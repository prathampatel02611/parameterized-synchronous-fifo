==> flow/design.v <==
module ram (
    clk,
    we,
    w_addr,
    w_data,
    r_addr,
    r_data
);
    parameter DATA_W     = 8;
    parameter ADDR_W     = 4;
    parameter FIFO_DEPTH = 16;
    input  wire                 clk;
    input  wire                 we;
    input  wire [ADDR_W-1:0]   w_addr;
    input  wire [DATA_W-1:0]   w_data;
    input  wire [ADDR_W-1:0]   r_addr;
    output reg  [DATA_W-1:0]   r_data;
    reg [DATA_W-1:0] mem_array [0:FIFO_DEPTH-1];
    always @(posedge clk) begin
        if (we)
            mem_array[w_addr] <= w_data;
    end
    always @(posedge clk) begin
        r_data <= mem_array[r_addr];
    end
endmodule
module synchronous_fifo (
    clk,
    rst_n,
    wr_en,
    wr_data,
    rd_en,
    rd_data,
    full,
    empty,
    almost_full,
    almost_empty,
    overflow,
    underflow,
    word_count
);
    parameter DATA_W              = 8;
    parameter ADDR_W              = 4;
    parameter FIFO_DEPTH          = 16;    
    parameter ALMOST_FULL_OFFSET  = 3;
    parameter ALMOST_EMPTY_OFFSET = 3;
    input  wire                 clk;
    input  wire                 rst_n;
    input  wire                 wr_en;
    input  wire [DATA_W-1:0]   wr_data;
    input  wire                 rd_en;
    output wire [DATA_W-1:0]   rd_data;
    output wire                 full;
    output wire                 empty;
    output wire                 almost_full;
    output wire                 almost_empty;
    output reg                  overflow;
    output reg                  underflow;
    output reg  [ADDR_W:0]     word_count;
    reg  [ADDR_W-1:0]  wr_ptr;
    reg  [ADDR_W-1:0]  rd_ptr;
    wire               wr_valid;
    wire               rd_valid;
    assign empty        = (word_count == 0);
    assign full         = (word_count == FIFO_DEPTH);
    assign almost_empty = (word_count <= ALMOST_EMPTY_OFFSET) && (word_count > 0);
    assign almost_full  = (word_count >= (FIFO_DEPTH - ALMOST_FULL_OFFSET)) 
                          && (word_count < FIFO_DEPTH);
    assign wr_valid = wr_en & (~full);
    assign rd_valid = rd_en & (~empty);
    ram u_ram (
        .clk    (clk),
        .we     (wr_valid),
        .w_addr (wr_ptr),
        .w_data (wr_data),
        .r_addr (rd_ptr),
        .r_data (rd_data)
    );
    defparam u_ram.DATA_W     = DATA_W;
    defparam u_ram.ADDR_W     = ADDR_W;
    defparam u_ram.FIFO_DEPTH = FIFO_DEPTH;
    always @(posedge clk or negedge rst_n) begin
        if (!rst_n)
            wr_ptr <= 0;
        else if (wr_valid)
            wr_ptr <= wr_ptr + 1'b1;
    end
    always @(posedge clk or negedge rst_n) begin
        if (!rst_n)
            rd_ptr <= 0;
        else if (rd_valid)
            rd_ptr <= rd_ptr + 1'b1;
    end
    always @(posedge clk or negedge rst_n) begin
        if (!rst_n)
            word_count <= 0;
        else begin
            if (wr_valid && !rd_valid)
                word_count <= word_count + 1'b1;
            else if (rd_valid && !wr_valid)
                word_count <= word_count - 1'b1;
        end
    end
    always @(posedge clk or negedge rst_n) begin
        if (!rst_n)
            overflow <= 1'b0;
        else if (wr_en && full)
            overflow <= 1'b1;
        else
            overflow <= 1'b0;
    end
    always @(posedge clk or negedge rst_n) begin
        if (!rst_n)
            underflow <= 1'b0;
        else if (rd_en && empty)
            underflow <= 1'b1;
        else
            underflow <= 1'b0;
    end
endmodule
# Tool chain data of synchronous_fifo
# The steps from the RTL of synchronous_fifo to its reports follow in flow order.
# Lines are those of the file above, counted from 1.
# Operators: Yosys type, input widths -> output width; for muxes data width and select width s.
# Cell names lack the library's common part.
# The mark n/a stands for no value.
# inputs
top,synchronous_fifo
clock,clk
lib,sky130hd
lib_corner,tt_025C_1v80

# Word-level counts
# Yosys after proc, flatten, opt, wreduce and memory -nomap, before mapping. Memory bits, and registers merged into a memory's read port (data or address), are not among the register bits. Print and check cells are not counted. Equal cells are merged and count once.
# Memory sizes are those after Yosys's memory passes, which may raise the word count (mostly to a power of two), join words into wider ones and drop unused or constant bits.
# word_totals
inputBits,12
clocked_rd_ports_x_width,8
romBits,0
wordCells,36
ram_bits,128
output_inout_bits,19
register_bits,15
latchBits,0
mem_count,1
# classes
n_logic,4
n_div,0
add_sub_neg,4
cmp,4
reduce_logical,10
shifts,0
multipliers,0
eq_ne,1
muxes,7
# mem_list
memory,words,width,read_ports,write_ports,line_no,text
u_ram.mem_array,16,8,1,1,18,reg [DATA_W-1:0] mem_array [0:FIFO_DEPTH-1];
# op_table
op,n
$mux 5,2
$add 4x1->4 const B,2
$mux 8,1
$logic_and 1x1->1,6
$add 5x1->5 const B,1
$sub 5x1->5 const B,1
$gt 5x1->1 const B,1
$le 5x2->1 const B,1
$ge 5x4->1 const B,1
$lt 5x5->1 const B,1
$eq 5x5->1 const B,1
$logic_not 5->1,1
$mux 4,1
$mux 1,3
$and 1x1->1,2
$not 1->1,2
$logic_not 1->1,2
$reduce_bool 2->1,1

# Logic depth
# Yosys ltp: most cells in a row. Word level: on the elaborated netlist, between registers, memories and ports. Mapped: between sequential cells and ports; inverters and the memories' decode and read muxes count.
# depth
word_depth,7
ABC_AREA,0
depth_mapped,10

# Mapped cells and area
# Source: synth_stat.txt of the flow (Yosys; design flattened, memories mapped). It holds for the ABC_AREA given above (unset counts as 0); a run with the other value may have another netlist.
# types
cell_type,n
edfxtp_1,128
dfrtp_1,15
mux4_2,16
mux2i_1,33
dfxtp_1,8
a221oi_2,10
ha_1,9
xnor2_1,9
nand2_1,17
a22oi_1,8
buf_6,5
nor2_1,15
o21ai_0,11
a221oi_1,6
buf_4,4
nor3_1,5
nor4_4,1
fa_1,1
# Not listed: further types 20, cells in them 34.
# synth_totals
flip_flops,151
cells,335
yosys_area_um2,6065.8
# The figures by module come from a second, unflattened synthesis with its own total; it is not the netlist above.
# hier_totals
hier_cells,307
hier_area_um2,6004.5
# Each row is one instance without its submodules.
# by_module
mod,mod_seq_area_um2,n_cells,mod_area_um2,instances
ram,4003.8,229,5147.4,1
synchronous_fifo,375.4,78,857.1,1

# Timing after synthesis
# Source: OpenSTA report_checks on the synthesized netlist (no wires, ideal clock, input and output delay 20% of the period each), path of least setup slack; recovery checks are left aside. Register names are those of the netlist, which keeps one name where synthesis merged equal registers.
# synth_path
path_kind,in2reg
start,in wr_en
end,reg word_count[4]
in_delay_ps,1100
path_stages,8
path_delay_ps,1758
clock_period_ps,5500
setup_ps,80
t_first_pin_ps,1100
path_buffers,0
setup_slack_ps,2642
arrival_time_ps,2778
period_less_setup_slack_ps,2858
# "path_delay_ps" is the arrival time less input delay plus setup time.
# "path_stages" counts driving pins, that of a launching flip-flop among them; a cell with two outputs on the path counts twice.
# "period_less_setup_slack_ps" = period - worst setup slack (recovery checks aside). The figure is calculated, with input and output delays left at 20% of the set period.
# The rows between start and end are the longest chain of elaborated cells between them; the timing report does not say that the signal goes this way. Where chains are equally long, one stands for them.
# A line is the first line of the expression or statement that the cell stems from. Yosys adds cells for indexed reads and writes and turns some case tables into memories.
# A register here has more assigning lines than the two given.
# synth_via
path_cell_list,a21boi_2 -> ha_1 -> inv_1 -> fa_1 -> a21o_1 -> a21oi_1 -> mux2i_1 -> xnor2_1
elab_chain_cells,5
# synth_rtl
element,line_no,text
from (decl),49,input  wire                 wr_en;
$and 1x1->1,69,assign wr_valid = wr_en & (~full);
$logic_not 1->1,100,else if (rd_valid && !wr_valid)
$logic_and 1x1->1,100,
$mux 5,100,
$mux 5,98,if (wr_valid && !rd_valid)
to (assign),99,word_count <= word_count + 1'b1;
to (assign),101,word_count <= word_count - 1'b1;
to (decl),59,output reg  [ADDR_W:0]     word_count;

# Path in the finished layout
# Path of least setup slack in the final report of flow run B (OpenROAD, finished layout, wires in). Where an end is a register, its clock arrival counts in the times.
# The path's times are printed in steps of 10 ps; the period is the one set.
# layout_path
path_kind,reg2reg
start,reg word_count[2]
end,reg word_count[4]
path_stages,11
path_buffers,0
t_first_pin_ps,420
arrival_time_ps,2720
setup_ps,70
clock_period_ps,2270
setup_slack_ps,-100
# The rows between start and end are the longest chain of elaborated cells between them; the timing report does not say that the signal goes this way. Where chains are equally long, one stands for them.
# A register here has more assigning lines than the two given.
# layout_via
path_cell_list,dfrtp_2 -> nor4_4 -> and2b_2 -> nand2b_4 -> ha_4 -> inv_4 -> fa_2 -> a21o_1 -> a21oi_2 -> mux2i_1 -> xnor2_1
elab_chain_cells,7
# layout_rtl
element,line_no,text
from (decl),59,output reg  [ADDR_W:0]     word_count;
from (assign),99,word_count <= word_count + 1'b1;
from (assign),101,word_count <= word_count - 1'b1;
$eq 5x5->1,65,assign full         = (word_count == FIFO_DEPTH);
$not 1->1,69,assign wr_valid = wr_en & (~full);
$and 1x1->1,69,
$logic_not 1->1,100,else if (rd_valid && !wr_valid)
$logic_and 1x1->1,100,
$mux 5,100,
$mux 5,98,if (wr_valid && !rd_valid)
to (assign),99,
to (assign),101,
to (decl),59,

# Stored flow runs of synchronous_fifo (2 of them; Yosys, OpenROAD, sky130hd). They differ in their settings and are not a sequence. Constraints: input delay and output delay 20% of the set period each, output load 0.01 pF.
# "achieved_period_ps": clock period set for the run, less the worst setup slack. It is reckoned from that one timing run; input and output delays stay at 20% of the period that was set.
# "timing.worst_path_ps" is the time allowed to the run's worst setup path (the clock period less input and output delay, where it has them) less its slack. Clock arrival times count: a late capture clock shortens it, a late launch clock lengthens it.
# "power.total_uw" rests on the timing tool's default activity at the inputs, not on a simulated workload.
# "timing.worst_path_ps" is known to 10 ps.
# Settings: - = not set for that run.
# A result given as - is not shown for that run.
run name,period_ns,CORE_UTILIZATION,SETUP_SLACK_MARGIN,CELL_PAD_IN_SITES_DETAIL_PLACEMENT,TNS_END_PERCENT,CTS_CLUSTER_SIZE,SLEW_MARGIN,MAX_ROUTING_LAYER,CAP_MARGIN,CORE_MARGIN,PLACE_DENSITY_LB_ADDON,CORE_ASPECT_RATIO,CELL_PAD_IN_SITES_GLOBAL_PLACEMENT,CTS_CLUSTER_DIAMETER,MIN_ROUTING_LAYER,tns_setup_ps,achieved_period_ps,worst_setup_slack_ps,final_die_area_um2,power.total_uw,post_synth_area_um2,timing.worst_path_ps,critical_path_kind,post_route_stdcell_area_um2,utilization_pct
flow run A,1.54,67,0.08,1,30,91,0,met4,20,2,-,-,-,-,-,-,-,-,-,-,-,-,-,-,-
flow run B,2.27,41,0.63,-,5,-,35,met4,20,2,0.22,0.72,1,152,met2,-156,2374,-104,15796.9,10694,6065.8,2370,reg2reg,7841.3,54.6
# Flow run A: no final report: placement broke off with DPL-0033
